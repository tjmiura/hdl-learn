==> flow/design.v <==
module knight2(input ck, input res, output [7:0] out);
  reg out;
  reg [3:0] ct;
  always @(posedge ck or posedge res) begin
    if (res)
      ct <= 0;
    else begin
      if (ct == 4'b1101 || ct == 4'b1110 || ct == 4'b1111)
        ct <= 0;
      else
        ct <= ct + 1;
      case (ct)
      4'b0000: out <= 8'b00000001;
      4'b0001: out <= 8'b00000010;
      4'b0010: out <= 8'b00000100;
      4'b0011: out <= 8'b00001000;
      4'b0100: out <= 8'b00010000;
      4'b0101: out <= 8'b00100000;
      4'b0110: out <= 8'b01000000;
      4'b0111: out <= 8'b10000000;
      4'b1000: out <= 8'b01000000;
      4'b1001: out <= 8'b00100000;
      4'b1010: out <= 8'b00010000;
      4'b1011: out <= 8'b00001000;
      4'b1100: out <= 8'b00000100;
      4'b1101: out <= 8'b00000010;
      endcase
    end
  end
endmodule
Step by step through the tools: knight2
The steps from the RTL of knight2 to its reports follow in flow order.
Lines are those of the file above, counted from 1.
Operators: Yosys type, input widths -> output width; for muxes data width and select width s.
Cell names lack the library's common part.
{"block": "inputs", "design": "knight2", "clock": "ck", "cell_library": "sky130hd", "pvt_corner": "tt_025C_1v80"}

Word-level counts
Source: Yosys, flattened and elaborated, memories not mapped. Widths are those after wreduce. Registers that Yosys merges into a memory's read port (data or address) are not register bits. Print and check cells do not count. Equal cells are merged and count once.
{"block": "classes", "addsub": 1, "reduce_and_logical": 11, "logic": 1, "muxes": 2, "equal": 15}
{"block": "op_table", "operator": "$pmux 8 s8", "n": 1}
{"block": "op_table", "operator": "$eq 4x4->1 const B", "n": 8}
{"block": "op_table", "operator": "$eq 4x3->1 const B", "n": 4}
{"block": "op_table", "operator": "$reduce_or 2->1", "n": 6}
{"block": "op_table", "operator": "$eq 4x2->1 const B", "n": 2}
{"block": "op_table", "operator": "$reduce_bool 8->1", "n": 1}
{"block": "op_table", "operator": "$add 4x1->4 const B", "n": 1}
{"block": "op_table", "operator": "$eq 4x1->1 const B", "n": 1}
{"block": "op_table", "operator": "$logic_not 4->1", "n": 1}
{"block": "op_table", "operator": "$mux 4", "n": 1}
{"block": "op_table", "operator": "$logic_or 1x1->1", "n": 2}
{"block": "op_table", "operator": "$reduce_and 2->1", "n": 1}
{"block": "op_table", "operator": "$not 1->1", "n": 1}
{"block": "word_totals", "wordCells": 32, "inputBits": 2, "ff_bits": 12, "out_inout_bits": 8}

Logic depth
Yosys ltp: most cells in a row. Word level: on the elaborated netlist, between registers, memories and ports. Mapped: between sequential cells and ports; inverters and the memories' decode and read muxes count.
{"block": "logic_depth", "depth_word": 4, "abc_area": 0, "mapped_depth": 4}

Netlist
The flow's flattened synthesis, as Yosys stat reports it; memories are mapped. The netlist is that of the ABC_AREA named above (0 if unset); the other value can give another one.
{"block": "types", "cell_type": "edfxtp_1", "n": 8, "type_area_um2": 240.23}
{"block": "types", "cell_type": "dfrtp_1", "n": 4, "type_area_um2": 100.096}
{"block": "types", "cell_type": "ha_1", "n": 4, "type_area_um2": 50.048}
{"block": "types", "cell_type": "inv_1", "n": 5, "type_area_um2": 18.768}
{"block": "types", "cell_type": "a22o_1", "n": 2, "type_area_um2": 17.517}
{"block": "types", "cell_type": "o21a_1", "n": 2, "type_area_um2": 15.014}
{"block": "types", "cell_type": "a31oi_1", "n": 2, "type_area_um2": 12.512}
{"block": "types", "cell_type": "nor2b_1", "n": 2, "type_area_um2": 12.512}
{"block": "types", "cell_type": "a311o_1", "n": 1, "type_area_um2": 10.01}
{"block": "types", "cell_type": "and4b_1", "n": 1, "type_area_um2": 10.01}
{"block": "types", "cell_type": "a2bb2oi_1", "n": 1, "type_area_um2": 8.758}
{"block": "types", "cell_type": "nor2b_2", "n": 1, "type_area_um2": 8.758}
{"block": "types", "cell_type": "o31a_1", "n": 1, "type_area_um2": 8.758}
{"block": "types", "cell_type": "xor2_1", "n": 1, "type_area_um2": 8.758}
{"block": "types", "cell_type": "and2_2", "n": 1, "type_area_um2": 7.507}
{"block": "types", "cell_type": "buf_4", "n": 1, "type_area_um2": 7.507}
{"block": "types", "cell_type": "nor3b_1", "n": 1, "type_area_um2": 7.507}
{"block": "types", "cell_type": "or3_2", "n": 1, "type_area_um2": 7.507}
Other cell types: 9; their cells: 9.
{"block": "mapped", "ffs": 12, "seqArea_um2": 340.3, "mapped_area_um2": 601.8, "buffers": 2, "cell_count": 48}

Path before layout
OpenSTA on the mapped netlist: ideal clock, no wires. The path of least setup slack (recovery checks aside). Input and output delay are each 20% of the period. Register names are those of the netlist, which keeps one name where synthesis merged equal registers.
{"block": "synth_path", "path_type": "reg-to-reg", "startpoint": "register ct[0]", "endpoint": "register out[0]", "required_time_ps": 1870, "tclk_ps": 2200, "slack_ps": 658, "arrival_ps": 1212, "launch_ps": 0, "setup_time_ps": 330, "path_delay_ps": 1542, "stages": 5, "period_less_setup_slack_ps": 1542}
"path_delay_ps" = arrival - input delay + setup time.
"stages": output pins that drive a net of the path, with the launching flip-flop's if there is one; two outputs of one cell count as two.
"period_less_setup_slack_ps" = period - worst setup slack (recovery checks aside). The figure is calculated, with input and output delays left at 20% of the set period.
The rows between start and end are the longest chain of elaborated cells between them; the timing report does not say that the signal goes this way. Where chains are equally long, one stands for them.
A line is the first line of the expression or statement that the cell stems from. Yosys adds cells for indexed reads and writes and turns some case tables into memories.
A register here has more assigning lines than the two given.
Only ways into the end's enable, where the timed path ends, are counted here.
{"block": "synth_between", "cell_sequence": "dfrtp_1 inv_1 ha_1 a2bb2oi_1 o21a_1", "elab_chain_cells": 4, "cone_cells": 22}
{"block": "synth_rtl", "element": "start: declaration", "line_no": 3, "source": "reg [3:0] ct;"}
{"block": "synth_rtl", "element": "start: assignment", "line_no": 6, "source": "ct <= 0;"}
{"block": "synth_rtl", "element": "start: assignment", "line_no": 11, "source": "ct <= ct + 1;"}
{"block": "synth_rtl", "element": "$eq 4x4->1", "line_no": 12, "source": "case (ct)"}
{"block": "synth_rtl", "element": "$reduce_or 2->1"}
{"block": "synth_rtl", "element": "$reduce_bool 8->1"}
{"block": "synth_rtl", "element": "$reduce_and 2->1"}
{"block": "synth_rtl", "element": "end: assignment", "line_no": 13, "source": "4'b0000: out <= 8'b00000001;"}
{"block": "synth_rtl", "element": "end: assignment", "line_no": 14, "source": "4'b0001: out <= 8'b00000010;"}
{"block": "synth_rtl", "element": "end: declaration", "line_no": 1, "source": "module knight2(input ck, input res, output [7:0] out);"}

Timing after layout
From the final timing report of entry B: the path of least setup slack in the routed layout; clock arrival at registers is part of the times.
The report prints the path's times to 10 ps; the period is as set.
{"block": "layout_path", "path_type": "reg-to-reg", "startpoint": "register ct[0]", "endpoint": "register out[0]", "stages": 5, "setup_time_ps": 150, "tclk_ps": 1550, "arrival_ps": 1560, "slack_ps": 70, "launch_ps": 240, "required_time_ps": 1630}
The rows between start and end are the longest chain of elaborated cells between them; the timing report does not say that the signal goes this way. Where chains are equally long, one stands for them.
A register here has more assigning lines than the two given.
The path ends at the data pin of a flip-flop with enable; ways to the enable are not counted.
{"block": "layout_between", "cell_sequence": "dfrtp_1 inv_2 ha_1 or4_4 o22ai_2", "elab_chain_cells": 3, "cone_cells": 21}
{"block": "layout_rtl", "element": "start: declaration", "line_no": 3, "source": "reg [3:0] ct;"}
{"block": "layout_rtl", "element": "start: assignment", "line_no": 6, "source": "ct <= 0;"}
{"block": "layout_rtl", "element": "start: assignment", "line_no": 11, "source": "ct <= ct + 1;"}
{"block": "layout_rtl", "element": "$eq 4x4->1", "line_no": 12, "source": "case (ct)"}
{"block": "layout_rtl", "element": "$reduce_or 2->1"}
{"block": "layout_rtl", "element": "$pmux 8 s8", "line_no": 12}
{"block": "layout_rtl", "element": "end: assignment", "line_no": 13, "source": "4'b0000: out <= 8'b00000001;"}
{"block": "layout_rtl", "element": "end: assignment", "line_no": 14, "source": "4'b0001: out <= 8'b00000010;"}
{"block": "layout_rtl", "element": "end: declaration", "line_no": 1, "source": "module knight2(input ck, input res, output [7:0] out);"}

Data sheet: physical implementation of knight2

Measured results for knight2: 2 stored runs of the Yosys and OpenROAD flow on sky130hd. The settings differ; the order carries no meaning. The constraints put input and output delay at 20% of the set period each and load the outputs with 0.01 pF.
"achieved_clock_period_ps": clock period set for the run, less the worst setup slack. It is reckoned from that one timing run; input and output delays stay at 20% of the period that was set.
"timing.worst_path_ps" means the part of the period allowed to the worst setup path (the constraints hold back 20% at inputs and 20% at outputs) less its slack; where the path has registers, the arrival times of their clocks count too.
"total_power_w" is the tool's figure for a default switching activity; nothing was simulated.
"timing.worst_path_ps" is given in steps of 10 ps.

{"run": "entry A", "settings": { "period_ns": 1.91, "CORE_UTILIZATION": 62, "SETUP_SLACK_MARGIN": -0.06, "PLACE_DENSITY_LB_ADDON": 0.19, "HOLD_SLACK_MARGIN": 0.21, "CORE_ASPECT_RATIO": 0.93, "CELL_PAD_IN_SITES_GLOBAL_PLACEMENT": 3, "CELL_PAD_IN_SITES_DETAIL_PLACEMENT": 2, "TNS_END_PERCENT": 45, "GPL_ROUTABILITY_DRIVEN": 0, "CAP_MARGIN": 20, "CORE_MARGIN": 2, "SLEW_MARGIN": 20 }, "outcome": "not finished: floorplanning ended with error PDN-0185"}
{"run": "entry B", "settings": { "period_ns": 1.55, "CORE_UTILIZATION": 16, "CAP_MARGIN": 20, "CORE_MARGIN": 2, "SLEW_MARGIN": 20 }, "results": { "synthesis_area_um2": 601.8, "die_area_um2": 4268.0, "final_stdcell_area_um2": 889.6, "util_pct": 24.5, "final_setup_ws_ps": 69, "timing.setup.tns_ps": 0, "total_power_w": 0.0006599, "achieved_clock_period_ps": 1481, "timing.worst_path_ps": 1480, "worst_path_kind": "reg-to-reg" }}
